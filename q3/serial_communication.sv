==> flow/design.v <==
module serial_communication(
    input logic clk,
    input logic rst_n,
    input logic serData,
    output logic outValid
);
typedef enum logic [2:0] {
    S_IDLE,   
    S1,       
    S2,       
    S3,       
    S4,       
    S5,       
    S6        
} state_t;
state_t current_state;   
state_t next_state;      
logic [4:0] data_cnt;    
always_ff @(posedge clk or negedge rst_n) begin
    if (!rst_n) begin
        current_state <= S_IDLE;   
    end else begin
        current_state <= next_state;   
    end
end
always_comb begin
    next_state = current_state;   
    case (current_state)
        S_IDLE: begin
            if (serData == 1'b0) begin   
                next_state = S1;
            end
        end
        S1: begin
            if (serData == 1'b1) begin   
                next_state = S2;
            end else begin
                next_state = S_IDLE;     
            end
        end
        S2: begin
            if (serData == 1'b1) begin   
                next_state = S3;
            end else begin
                next_state = S_IDLE;
            end
        end
        S3: begin
            if (serData == 1'b0) begin   
                next_state = S4;
            end else begin
                next_state = S_IDLE;
            end
        end
        S4: begin
            if (serData == 1'b1) begin   
                next_state = S5;
            end else begin
                next_state = S_IDLE;
            end
        end
        S5: begin
            if (serData == 1'b0) begin   
                next_state = S6;
            end else begin
                next_state = S_IDLE;
            end
        end
        S6: begin
            if (data_cnt == 5'd31) begin   
                next_state = S_IDLE;
            end
        end
        default: next_state = S_IDLE;   
    endcase
end
always_ff @(posedge clk or negedge rst_n) begin
    if (!rst_n) begin
        data_cnt <= 5'd0;   
    end else begin
        if (current_state == S6) begin
            data_cnt <= data_cnt + 1'b1;   
        end else begin
            data_cnt <= 5'd0;   
        end
    end
end
assign outValid = (current_state == S6) ? 1'b1 : 1'b0;
endmodule
# --- Tool chain data of serial_communication ---
# The steps from the RTL of serial_communication to its reports follow in flow order.
# Line numbers count from 1 in the design file above.
# Cell names lack the library's common part.
design:
  design: "serial_communication"
  clock: "clk"
  lib: "sky130hd"
  pvt_corner: "tt_025C_1v80"

# --- Word-level counts ---
# Source: Yosys, flattened and elaborated, memories not mapped. Widths are those after wreduce. Registers that Yosys merges into a memory's read port (data or address) are not register bits. Print and check cells do not count. Equal cells are merged and count once.
classes:
  n_eq: 9
  n_addsub: 1
  n_mux: 10
  n_reduce_logical: 2
op_table:
  columns: ["cell", "count"]
  rows:
  - ["3-bit parallel mux with 7-bit select", 1]
  - ["3-bit two-way mux", 5]
  - ["3-bit equality test with constant B", 3]
  - ["3-bit by 2-bit equality test with 1-bit output with constant B", 2]
  - ["5-bit by 1-bit adder with 5-bit output with constant B", 1]
  - ["5-bit equality test with constant B", 1]
  - ["5-bit two-way mux", 1]
  - ["2-bit != test with constant B", 2]
  - ["2-bit two-way mux", 2]
  - ["3-bit by 1-bit equality test with 1-bit output with constant B", 1]
  - ["3-bit zero test", 1]
  - ["2-bit AND reduction", 1]
  - ["1-bit two-way mux", 1]
word_totals:
  wordCells: 24
  output_inout_bits: 1
  ff_bits: 8

# --- Logic depth ---
# Longest topological path by Yosys (ltp), each cell counted once; first at word level (registers and memories cut), then after technology mapping (sequential cells cut; the memories' decode and read muxes count).
depth:
  word_depth: 3
  ABC_AREA: 0
  depth_mapped: 5
  ltp_nobuf: 5

# --- Mapped cells and area ---
# The flow's flattened synthesis, as Yosys stat reports it; memories are mapped. The netlist is that of the ABC_AREA named above (0 if unset); the other value can give another one.
types:
  columns: ["cell", "count", "area_total_um2"]
  rows:
  - ["dfrtp_1", 11, 275.264]
  - ["and2_1", 5, 31.28]
  - ["dfstp_2", 1, 26.275]
  - ["ha_1", 2, 25.024]
  - ["and2b_1", 2, 15.014]
  - ["nor4b_2", 1, 15.014]
  - ["mux2i_1", 1, 10.01]
  - ["xnor2_1", 1, 8.758]
  - ["inv_1", 2, 7.507]
  - ["nand2_1", 2, 7.507]
  - ["nor2_1", 2, 7.507]
  - ["and3_1", 1, 6.256]
  - ["nand2b_1", 1, 6.256]
  - ["nor4_1", 1, 6.256]
  - ["o22ai_1", 1, 6.256]
  - ["nand3_1", 1, 5.005]
  - ["o21ai_1", 1, 5.005]
synth_totals:
  mapped_area_um2: 464.2
  ff_cells: 12
  mapped_cells: 36
  buffers: 0

# --- Worst setup path after synthesis ---
# Source: OpenSTA report_checks on the synthesized netlist (no wires, ideal clock, input and output delay 20% of the period each), path of least setup slack; recovery checks are left aside. Register names are those of the netlist, which keeps one name where synthesis merged equal registers.
synth_timing:
  kind: "reg-to-reg"
  from: "register data_cnt[0]"
  to: "register data_cnt[4]"
  clock_period_ps: 2160
  n_path_buf: 0
  path_delay_ps: 1270
  setup_slack_ps: 890
  required_ps: 2041
  t_arrival_ps: 1151
  setup_time_ps: 119
  stages: 5
  synth_period_reached_ps: 1270
# "path_delay_ps" is the arrival time less input delay plus setup time.
# "stages" counts driving pins, that of a launching flip-flop among them; a cell with two outputs on the path counts twice.
# "synth_period_reached_ps" is the clock period less the worst setup slack; recovery checks do not enter. This is arithmetic on one report: input and output delays are still those of the set period (20% each).
# Between the ends stands the longest chain of elaborated cells between them, by number of cells; it is not shown to be the way that was timed. Of several equally long chains one is given.
# A line is the first line of the expression or statement that the cell stems from. Yosys adds cells for indexed reads and writes and turns some case tables into memories.
# A register here has more assigning lines than the two given.
synth_via:
  cell_sequence: "dfrtp_1 -> ha_1 -> and3_1 -> ha_1 -> and2_1"
  elab_chain_len: 2
synth_rtl:
  columns: ["element", "line", "text"]
  rows:
  - ["start, declared", 18, "logic [4:0] data_cnt;"]
  - ["start, assigned", 79, "data_cnt <= 5'd0;"]
  - ["start, assigned", 82, "data_cnt <= data_cnt + 1'b1;"]
  - ["5-bit by 1-bit adder with 5-bit output", 82, null]
  - ["5-bit two-way mux", 81, "if (current_state == S6) begin"]
  - ["end, assigned", 79, null]
  - ["end, assigned", 82, null]
  - ["end, declared", 18, null]

# --- Worst path after layout ---
# Path of least setup slack in the final report of run A (OpenROAD, finished layout, wires in). Where an end is a register, its clock arrival counts in the times.
# The path's times are printed in steps of 10 ps; the period is the one set.
layout_timing:
  kind: "reg-to-output"
  from: "register current_state"
  to: "output outValid"
  setup_slack_ps: 210
  out_delay_ps: 290
  stages: 2
  required_ps: 1160
  t_arrival_ps: 950
  clock_period_ps: 1450
  n_path_buf: 1
# Where an end lacks its bit number, it is one bit of the signal, or one of the new flip-flops if synthesis recoded a state register.
# Between the ends stands the longest chain of elaborated cells between them, by number of cells; it is not shown to be the way that was timed. Of several equally long chains one is given.
layout_via:
  cell_sequence: "dfrtp_2 -> dlygate4sd2_1"
  elab_chain_len: 2
layout_rtl:
  columns: ["element", "line", "text"]
  rows:
  - ["start, declared", 16, "state_t current_state;"]
  - ["start, assigned", 21, "current_state <= S_IDLE;"]
  - ["start, assigned", 23, "current_state <= next_state;"]
  - ["3-bit equality test", 88, "assign outValid = (current_state == S6) ? 1'b1 : 1'b0;"]
  - ["1-bit two-way mux", 88, null]
  - ["end, declared", 5, "output logic outValid"]

FLOW RESULTS
============

Record of 2 stored runs of the RTL-to-layout flow on serial_communication, platform sky130hd. The runs are unordered. Constraints: input delay and output delay 20% of the set period each, output load 0.01 pF.
"period_reached_ps" means the clock period less the worst setup slack. The figure is calculated, with input and output delays left at 20% of the set period.
"worstPathTime_ps": the worst setup path's part of the clock period (all of it between registers, 20% less for each end at a port) less its slack. A launch clock that arrives late makes it longer, a capture clock that arrives late makes it shorter.
"design_power_mw" rests on the timing tool's default activity at the inputs, not on a simulated workload.
"worstPathTime_ps" is given in steps of 10 ps.

--- run A ---
==> flow/run.sh <==
#!/bin/bash
# the make line also repeats the synthesis and layout settings of config.mk as NAME=value (left out here)
make -C /OpenROAD-flow-scripts/flow DESIGN_CONFIG=/design/flow/config.mk WORK_HOME=/design/flow/orfs CLKGATE_MAP_FILE= finish
==> flow/config.mk <==
export PLATFORM = sky130hd
export DESIGN_NAME = serial_communication
export DESIGN_NICKNAME = serial_communication
export VERILOG_FILES = /design/flow/design.v
export SDC_FILE = /design/flow/constraint.sdc
export NUM_CORES = 4
export LEC_CHECK = 0
export CAP_MARGIN = 20
export CELL_PAD_IN_SITES_DETAIL_PLACEMENT = 1
export CORE_MARGIN = 2
export CORE_UTILIZATION = 45
export GPL_TIMING_DRIVEN = 1
export PLACE_DENSITY_LB_ADDON = 0.02
export SETUP_SLACK_MARGIN = 0.2
export SLEW_MARGIN = 20
export TNS_END_PERCENT = 15
==> flow/constraint.sdc <==
create_clock -name core_clock -period 1.45 [get_ports {clk}]
set_input_delay 0.2900 -clock core_clock [delete_from_list [all_inputs] [get_ports {clk}]]
set_output_delay 0.2900 -clock core_clock [all_outputs]
set_load 0.01 [all_outputs]

==> results, as YAML <==
results:
  synthArea_um2: 464.2
  die_footprint_um2: 1304.3
  final_stdcell_area_um2: 579.3
  utilization_frac: 0.61
  worstSetupSlack_ps: 206
  tns_setup_ps: 0
  design_power_mw: 0.5976
  period_reached_ps: 1244
  worstPathTime_ps: 950
  critical_path_type: "reg-to-output"

--- run B ---
==> flow/run.sh <==
#!/bin/bash
# the make line also repeats the synthesis and layout settings of config.mk as NAME=value (left out here)
make -C /OpenROAD-flow-scripts/flow DESIGN_CONFIG=/design/flow/config.mk WORK_HOME=/design/flow/orfs CLKGATE_MAP_FILE= finish
==> flow/config.mk <==
export PLATFORM = sky130hd
export DESIGN_NAME = serial_communication
export DESIGN_NICKNAME = serial_communication
export VERILOG_FILES = /design/flow/design.v
export SDC_FILE = /design/flow/constraint.sdc
export NUM_CORES = 4
export LEC_CHECK = 0
export CAP_MARGIN = 20
export CORE_MARGIN = 2
export CORE_UTILIZATION = 49
export SLEW_MARGIN = 20
==> flow/constraint.sdc <==
create_clock -name core_clock -period 1.38 [get_ports {clk}]
set_input_delay 0.2760 -clock core_clock [delete_from_list [all_inputs] [get_ports {clk}]]
set_output_delay 0.2760 -clock core_clock [all_outputs]
set_load 0.01 [all_outputs]

==> results, as YAML <==
results:
  synthArea_um2: 464.2
  die_footprint_um2: 1209.7
  final_stdcell_area_um2: 563.0
  utilization_frac: 0.62
  worstSetupSlack_ps: 83
  tns_setup_ps: 0
  design_power_mw: 0.6857
  period_reached_ps: 1297
  worstPathTime_ps: 1300
  critical_path_type: "reg-to-reg"
