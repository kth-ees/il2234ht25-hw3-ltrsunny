==> flow/design.v <==
module average_calc_controller #(parameter n = 4) (
    input logic clk,
    input logic rst_n,
    input logic start,
    output logic init_sum,
    output logic init_shift,
    output logic load,
    output logic shift,
    output logic done
);
    typedef enum logic [2:0] {
        S_IDLE,
        S_INIT,
        S_INPUT,
        S_CALCULATE,
        S_DONE
    } state_t;
    state_t state_reg, state_next;
    localparam CNT_WIDTH = $clog2(n);
    logic [CNT_WIDTH-1:0] cycle_counter;
    always_ff @(posedge clk or negedge rst_n) begin
        if (!rst_n) begin
            state_reg <= S_IDLE;
        end else begin
            state_reg <= state_next;
        end
    end
    always_ff @(posedge clk or negedge rst_n) begin
        if (!rst_n) begin
            cycle_counter <= '0;
        end else if (state_reg == S_INIT) begin
            cycle_counter <= '0;
        end else if (state_reg == S_INPUT) begin
            cycle_counter <= cycle_counter + 1'b1;
        end
    end
    always_comb begin
        state_next = state_reg;  
        case (state_reg)
            S_IDLE: begin
                if (start) begin
                    state_next = S_INIT;
                end
            end
            S_INIT: begin
                state_next = S_INPUT;
            end
            S_INPUT: begin
                if (cycle_counter == n-1) begin
                    state_next = S_CALCULATE;
                end else begin
                    state_next = S_INPUT;
                end
            end
            S_CALCULATE: begin
                state_next = S_DONE;
            end
            S_DONE: begin
                state_next = S_IDLE;   
            end
            default: state_next = S_IDLE;
        endcase
    end
    always_comb begin
        init_sum   = 1'b0;
        init_shift = 1'b0;
        load       = 1'b0;
        shift      = 1'b0;
        done       = 1'b0;
        case (state_reg)
            S_IDLE:      ;  
            S_INIT:      begin 
                init_sum = 1'b1; 
                init_shift = 1'b1; 
            end
            S_INPUT:     load = 1'b1;
            S_CALCULATE: shift = 1'b1;
            S_DONE:      done = 1'b1;
            default:     ;  
        endcase
    end
endmodule
module average_calc_datapath #(
    parameter m = 8,
    parameter n = 4
) (
    input logic clk,
    input logic rst_n,
    input logic load,
    input logic shift, 
    input logic init_sum,
    input logic init_shift,
    input logic [m-1:0] inputx,
    output logic [m-1:0] result
);
    localparam k = $clog2(n);   
    localparam acc_width = m + k;   
    logic [acc_width-1:0] accumulator;
    logic [m-1:0] result_reg;
    always_ff @(posedge clk or negedge rst_n) begin
        if (!rst_n) begin
            accumulator <= 0;
        end else if (init_sum) begin
            accumulator <= 0;
        end else if (load) begin
            accumulator <= accumulator + inputx;
        end
    end
    always_ff @(posedge clk or negedge rst_n) begin
        if (!rst_n) begin
            result_reg <= 0;
        end else if (init_shift) begin
            result_reg <= 0;
        end else if (shift) begin
            result_reg <= (accumulator + (n >> 1)) >> k;
        end
    end
    assign result = result_reg;
endmodule
module average_calculator #(parameter m = 8, parameter n = 4) (
    input logic clk,
    input logic rst_n,
    input logic start,
    input logic [m-1:0] inputx,
    output logic [m-1:0] result,
    output logic done
);
    logic init_sum, init_shift, load, shift;
    average_calc_controller #(.n(n)) controller (
        .clk(clk),
        .rst_n(rst_n),
        .start(start),
        .init_sum(init_sum),
        .init_shift(init_shift),
        .load(load),
        .shift(shift),
        .done(done)
    );
    average_calc_datapath #(.m(m), .n(n)) datapath (
        .clk(clk),
        .rst_n(rst_n),
        .load(load),
        .shift(shift),
        .init_sum(init_sum),
        .init_shift(init_shift),
        .inputx(inputx),
        .result(result)
    );
endmodule
# Tool chain data of average_calculator

The steps from the RTL of average_calculator to its reports follow in flow order.
Line numbers count from 1 in the design file above.
Cell names lack the library's common part.
A cell with - has no value.

Design top: average_calculator
Clock port: clk
Cell library: sky130hd
Library corner: tt_025C_1v80

# After elaboration

Counts by Yosys on the flattened word-level netlist (proc, flatten, opt, wreduce; memories kept). Register bits leave out memories and registers merged into their read ports (data or address). Print and check cells are left out. Cells with the same type and inputs are merged into one.

Register bits after elaboration: 23
Latch bits: 0
Memory bits (writable): 0
ROM bits: 0
Clocked read ports x word width: 0
Memories kept: 0
Bits of input ports: 11
Output and inout bits: 9

Add/sub/neg operators: 3
Multiply operators: 0
Divide/modulo/power cells: 0
Order comparisons: 0
Eq/ne operators: 6
Shift-type cells: 0
Muxes and demuxes: 13
Bitwise logic cells: 0
Reduce/logical cells: 4

Operators with widths:

| kind                                                           | count |
| 10-bit two-way mux                                             | 2 |
| 8-bit two-way mux                                              | 2 |
| 3-bit parallel mux with 4-bit select                           | 1 |
| 10-bit by 2-bit adder with 10-bit output with constant B       | 1 |
| 10-bit by 8-bit adder with 10-bit output                       | 1 |
| 2-bit nonzero test                                             | 3 |
| 3-bit by 2-bit equality test with 1-bit output with constant B | 2 |
| 1-bit two-way mux                                              | 5 |
| 2-bit two-way mux                                              | 2 |
| 3-bit by 1-bit equality test with 1-bit output with constant B | 1 |
| 3-bit equality test with constant B                            | 1 |
| 3-bit zero test                                                | 1 |
| 3-bit two-way mux                                              | 1 |
| 2-bit by 1-bit adder with 2-bit output with constant B         | 1 |
| 2-bit equality test with constant B                            | 1 |
| 2-bit != test with constant B                                  | 1 |

# Longest topological paths

Yosys ltp: most cells in a row. Word level: on the elaborated netlist, between registers, memories and ports. Mapped: between sequential cells and ports; inverters and the memories' decode and read muxes count.

Depth after elaboration: 4
ABC_AREA: 0
Gate-level depth with buffers: 8
Mapped depth without buffers: 8

# Synthesis result

The flow's flattened synthesis, as Yosys stat reports it; memories are mapped. The netlist is that of the ABC_AREA named above (0 if unset); the other value can give another one.
The area totals of this step are shown rounded.

Cell types:

| cell type | count | area in all (µm²) |
| dfrtp_1   | 24    | 600.576 |
| ha_1      | 10    | 125.12 |
| nor2_1    | 22    | 82.579 |
| mux2i_1   | 7     | 70.067 |
| a211oi_1  | 9     | 67.565 |
| xnor2_1   | 6     | 52.55 |
| xor2_1    | 5     | 43.792 |
| nand3_1   | 7     | 35.034 |
| dfstp_2   | 1     | 26.275 |
| inv_1     | 7     | 26.275 |
| a21oi_1   | 5     | 25.024 |
| mux2_1    | 2     | 22.522 |
| o31ai_4   | 1     | 21.27 |
| fa_1      | 1     | 20.019 |
| o21ai_0   | 4     | 20.019 |
| and3_1    | 3     | 18.768 |
| nand2b_1  | 3     | 18.768 |
| nor2b_1   | 3     | 18.768 |

Other cell types: 17; their cells: 24.

Cell count: 144
Mapped area: 1458 µm²
Area of sequential cells: 626.9 µm²
Flip-flop cells: 25
Buffer cells: 5

The figures by module come from a second, unflattened synthesis with its own total; it is not the netlist above.

Cells (unflattened synthesis): 142
Area (unflattened synthesis): 1443 µm²

Each row is one instance without its submodules.

Modules:

| module                         | instances | cells | area (µm²) |
| average_calc_datapath          | 1         | 123   | 1182 |
| average_calc_controller #(n=4) | 1         | 19    | 260.2 |
| average_calculator             | 1         | 0     | 0.0 |

# Timing after synthesis

Path of least setup slack by OpenSTA after synthesis, without wires, with an ideal clock, recovery checks aside; 20% of the period is set as input and as output delay. Where synthesis merged equal registers, the netlist keeps one of their names.

Kind: input -> register
From: input inputx[0]
To: register datapath.accumulator[8]
Clock period: 1.93 ns
External input delay: 0.386 ns
Library setup time: 0.128 ns
Launch time at the first pin: 0.386 ns
Data arrival time: 1.808 ns
Required time: 1.802 ns
Path slack: -0.005 ns
Delay of the path: 1.550 ns
Stages: 8
Synthesis period reached: 1.935 ns

"delay of the path" = arrival - input delay + setup time.
"stages" counts driving pins, that of a launching flip-flop among them; a cell with two outputs on the path counts twice.
"synthesis period reached" is the clock period less the worst setup slack; recovery checks do not enter. This is arithmetic on one report: input and output delays are still those of the set period (20% each).
The rows between start and end are the longest chain of elaborated cells between them; the timing report does not say that the signal goes this way. Where chains are equally long, one stands for them.
Each line given opens the expression or statement behind the cell; cells for indexed reads and writes are added by Yosys, which also makes memories of some case tables.
A register here has more assigning lines than the two given.

Cells stage by stage: ha_1 > inv_1 > fa_1 > nor2b_1 > o31a_1 > o21ai_2 > a31oi_1 > mux2_1
Length of the longest elaborated chain: 3
Elaborated cells on any way between the ends: 3
RTL lines with such cells: 3

RTL lines, path post-synthesis:

| element                                  | line | source |
| start: declaration                       | 124  | `input logic [m-1:0] inputx,` |
| 10-bit by 8-bit adder with 10-bit output | 106  | `accumulator <= accumulator + inputx;` |
| 10-bit two-way mux                       | 105  | `end else if (load) begin` |
| 10-bit two-way mux                       | 103  | `end else if (init_sum) begin` |
| end: assignment                          | 102  | `accumulator <= 0;` |
| end: assignment                          | 106  |  |
| end: declaration                         | 98   | `logic [acc_width-1:0] accumulator;` |

# Path in the finished layout

From the final timing report of run A: the path of least setup slack in the routed layout; clock arrival at registers is part of the times.

Kind: input -> register
From: input inputx[3]
To: register datapath.accumulator[6]
Clock period: 2.93 ns
External input delay: 0.59 ns
Library setup time: 0.12 ns
Launch time at the first pin: 0.59 ns
Data arrival time: 2.21 ns
Required time: 3.07 ns
Path slack: 0.86 ns
Stages: 8

The rows between start and end are the longest chain of elaborated cells between them; the timing report does not say that the signal goes this way. Where chains are equally long, one stands for them.
A register here has more assigning lines than the two given.

Cells stage by stage: clkdlybuf4s50_1 > ha_1 > o21a_1 > o31a_1 > o21ai_2 > buf_4 > mux2i_1 > o311ai_1
Length of the longest elaborated chain: 3
Elaborated cells on any way between the ends: 3
RTL lines with such cells: 3

RTL lines, path after layout:

| element                                  | line | source |
| start: declaration                       | 124  | `input logic [m-1:0] inputx,` |
| 10-bit by 8-bit adder with 10-bit output | 106  | `accumulator <= accumulator + inputx;` |
| 10-bit two-way mux                       | 105  | `end else if (load) begin` |
| 10-bit two-way mux                       | 103  | `end else if (init_sum) begin` |
| end: assignment                          | 102  | `accumulator <= 0;` |
| end: assignment                          | 106  |  |
| end: declaration                         | 98   | `logic [acc_width-1:0] accumulator;` |

Lab notebook: average_calculator

Flow measurements of average_calculator on sky130hd: 2 stored runs with different settings, listed in no order. Input and output delays are each 20% of the period that was set; the output load is 0.01 pF.
"clock period reached" means the clock period less the worst setup slack. The figure is calculated, with input and output delays left at 20% of the set period.
"worst path time": the worst setup path's part of the clock period (all of it between registers, 20% less for each end at a port) less its slack. A launch clock that arrives late makes it longer, a capture clock that arrives late makes it shorter.
"power" rests on the timing tool's default activity at the inputs, not on a simulated workload.
Results are given in rounded form.
Settings: - = not set for that run.
Results: - = not shown.

| setting or result                     | run A             | run B |
| period_ns                             | 2.93              | 1.57  |
| CORE_UTILIZATION                      | 43                | 69    |
| SETUP_SLACK_MARGIN                    | 0.82              | -     |
| PLACE_DENSITY_LB_ADDON                | 0.21              | 0.09  |
| CORE_ASPECT_RATIO                     | 0.51              | 1.54  |
| CORE_MARGIN                           | 9                 | 2     |
| TNS_END_PERCENT                       | 50                | -     |
| GPL_ROUTABILITY_DRIVEN                | 0                 | 1     |
| CTS_CLUSTER_DIAMETER                  | 252               | -     |
| CAP_MARGIN                            | 30                | 25    |
| SLEW_MARGIN                           | 20                | 40    |
| CELL_PAD_IN_SITES_DETAIL_PLACEMENT    | -                 | 0     |
| ABC_AREA                              | -                 | 1     |
| GPL_TIMING_DRIVEN                     | -                 | 0     |
| MIN_ROUTING_LAYER                     | -                 | met1  |
| power (W)                             | 0.0006068         | -     |
| utilization after routing (%)         | 58.5              | -     |
| die size (µm²)                        | 5930              | -     |
| worst setup slack after layout (ns)   | 0.863             | -     |
| worst path time (ns)                  | 1.48              | -     |
| worst path kind                       | input -> register | -     |
| standard-cell area after layout (µm²) | 1804              | -     |
| final worst hold slack (ns)           | 0.457             | -     |
| post-route setup TNS (ns)             | 0.000             | -     |
| clock period reached (ns)             | 2.067             | -     |
| Yosys chip area after synthesis (µm²) | 1458              | -     |

Run B: unfinished; error DPL-0033 in routing
